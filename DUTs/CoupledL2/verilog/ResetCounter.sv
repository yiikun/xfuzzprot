==> flow/design.v <==
module ResetCounter(
    input clk,
    input reset,
    output [31:0] timeSinceReset,
    output notChaos
);
reg [31:0] count;
reg flag;
initial begin
  count = 0;
  flag = 0;
end
assign timeSinceReset = count;
assign notChaos = flag;
always @(posedge clk) begin
    if (reset) begin
        count <= 0;
        flag <= 1;
    end else if (flag) begin
        count <= count + 1;
    end
end
endmodule
# From RTL to reports: ResetCounter
# The steps from the RTL of ResetCounter to its reports follow in flow order.
# Line numbers count from 1 in the design file above.
# Library cell names are shortened.
# The mark n/a stands for no value.
# inputs
design	ResetCounter
clk_port	clk
library	sky130hd
lib_corner	tt_025C_1v80

# After elaboration
# Yosys after proc, flatten, opt, wreduce and memory -nomap, before mapping. Enables and synchronous resets that opt folds into registers are not counted as muxes. Memory bits, and registers merged into a memory's read port (data or address), are not among the register bits. Print and check cells are not counted. Equal cells are merged and count once.
# word_totals
ff_bits	33
latchBits	0
ram_bits	0
rom_bits	0
clocked_rd_ports_x_width	0
n_memories	0
in_bits	2
# op_classes
addsub	1
multipliers	0
div_mod_pow	0
n_cmp	0
equal	0
shifts	0
mux	0
n_logic	0
reduce_and_logical	0
# ops
cell	count
adder 32 x 1 -> 32 bit (second input constant)	1

# Logic depth
# Depth = most cells in a row (Yosys ltp): at word level without a register or memory, in the mapped netlist without a sequential cell, where the memories' decode and read muxes count.
# depth
ltp_word	1
ABC_AREA	0
depth_mapped	6
ltp_nobuf	5

# Mapped cells and area
# Source: synth_stat.txt of the flow (Yosys; design flattened, memories mapped). It holds for the ABC_AREA given above (unset counts as 0); a run with the other value may have another netlist.
# The area totals of this step are shown rounded.
# synth_totals
cells	183
yosys_area_mm2	0.0016
ff_cells	33
# types
cell_type	count
dfxtp_1	32
mux2_2	9
nor2_1	26
xor2_1	9
nand4_1	10
nor2b_1	10
nor3_1	10
nand3_1	9
a21oi_1	7
xnor2_1	4
nand2_1	9
edfxtp_1	1
and4_1	3
clkbuf_1	7
or3_1	4
mux2_1	2
o31ai_1	3
or4_1	3
# Other cell types: 16; their cells: 25.

# Path before layout
# OpenSTA on the mapped netlist: ideal clock, no wires. The path of least setup slack (recovery checks aside). Input and output delay are each 20% of the period. Register names are those of the netlist, which keeps one name where synthesis merged equal registers.
# synth_timing
path_kind	reg-to-reg
from	register count[8]
to	register count[31]
tclk_ns	4.17
setup_ns	0.123
arrival_time_ns	1.811
required_time_ns	4.047
setup_slack_ns	2.236
path_delay_ns	1.934
path_stages	6
n_path_buf	1
synth_period_reached_ns	1.934
# "path_delay_ns" = arrival - input delay + setup time.
# "path_stages": output pins that drive a net of the path, with the launching flip-flop's if there is one; two outputs of one cell count as two.
# "synth_period_reached_ns" is the clock period less the worst setup slack; recovery checks do not enter. This is arithmetic on one report: input and output delays are still those of the set period (20% each).
# The rows between start and end are the longest chain of elaborated cells between them; the timing report does not say that the signal goes this way. Where chains are equally long, one stands for them.
# A line is the first line of the expression or statement that the cell stems from. Yosys adds cells for indexed reads and writes and turns some case tables into memories.
# synth_via
cell_sequence	dfxtp_1 nand4_2 or4_4 buf_6 nor4_4 mux2_1
elab_chain_len	1
# synth_lines
element	line	source
from (decl)	7	reg [31:0] count;
from (assign)	17	count <= 0;
from (assign)	20	count <= count + 1;
adder 32 x 1 -> 32 bit	20
to (assign)	17
to (assign)	20
to (decl)	7

# Worst path after layout
# From the final timing report of record 1: the path of least setup slack in the routed layout; clock arrival at registers is part of the times.
# layout_timing
path_kind	reg-to-reg
from	register count[11]
to	register count[31]
tclk_ns	1.85
setup_ns	0.11
arrival_time_ns	2.00
required_time_ns	2.02
setup_slack_ns	0.02
path_stages	5
n_path_buf	0
# The rows between start and end are the longest chain of elaborated cells between them; the timing report does not say that the signal goes this way. Where chains are equally long, one stands for them.
# layout_via
cell_sequence	dfxtp_4 nand4_2 or4_4 nor4_4 mux2_4
elab_chain_len	1
# layout_lines
element	line	source
from (decl)	7	reg [31:0] count;
from (assign)	17	count <= 0;
from (assign)	20	count <= count + 1;
adder 32 x 1 -> 32 bit	20
to (assign)	17
to (assign)	20
to (decl)	7

# ResetCounter through Yosys and OpenROAD on sky130hd: 2 stored runs, unordered, with their settings and measured results. The constraints put input and output delay at 20% of the set period each and load the outputs with 0.01 pF.
# The results are shown rounded.
# Among the settings, . means not set for that run.
stored run	period_ns	CAP_MARGIN	CORE_MARGIN	CORE_UTILIZATION	SLEW_MARGIN	SETUP_SLACK_MARGIN	CORE_ASPECT_RATIO	CELL_PAD_IN_SITES_DETAIL_PLACEMENT	GPL_TIMING_DRIVEN	MAX_ROUTING_LAYER	synth_chip_area_mm2	dieArea_mm2	final_cell_area_mm2	fin_ws_ns	fin_tns_ns
record 1	1.85	20	2	40	20	.	.	.	.	.	0.0016	0.0045	0.0023	0.019	0.000
record 2	1.3	20	2	27	20	0.22	1.77	2	0	met4	0.0016	0.0066	0.0033	-0.65	-13
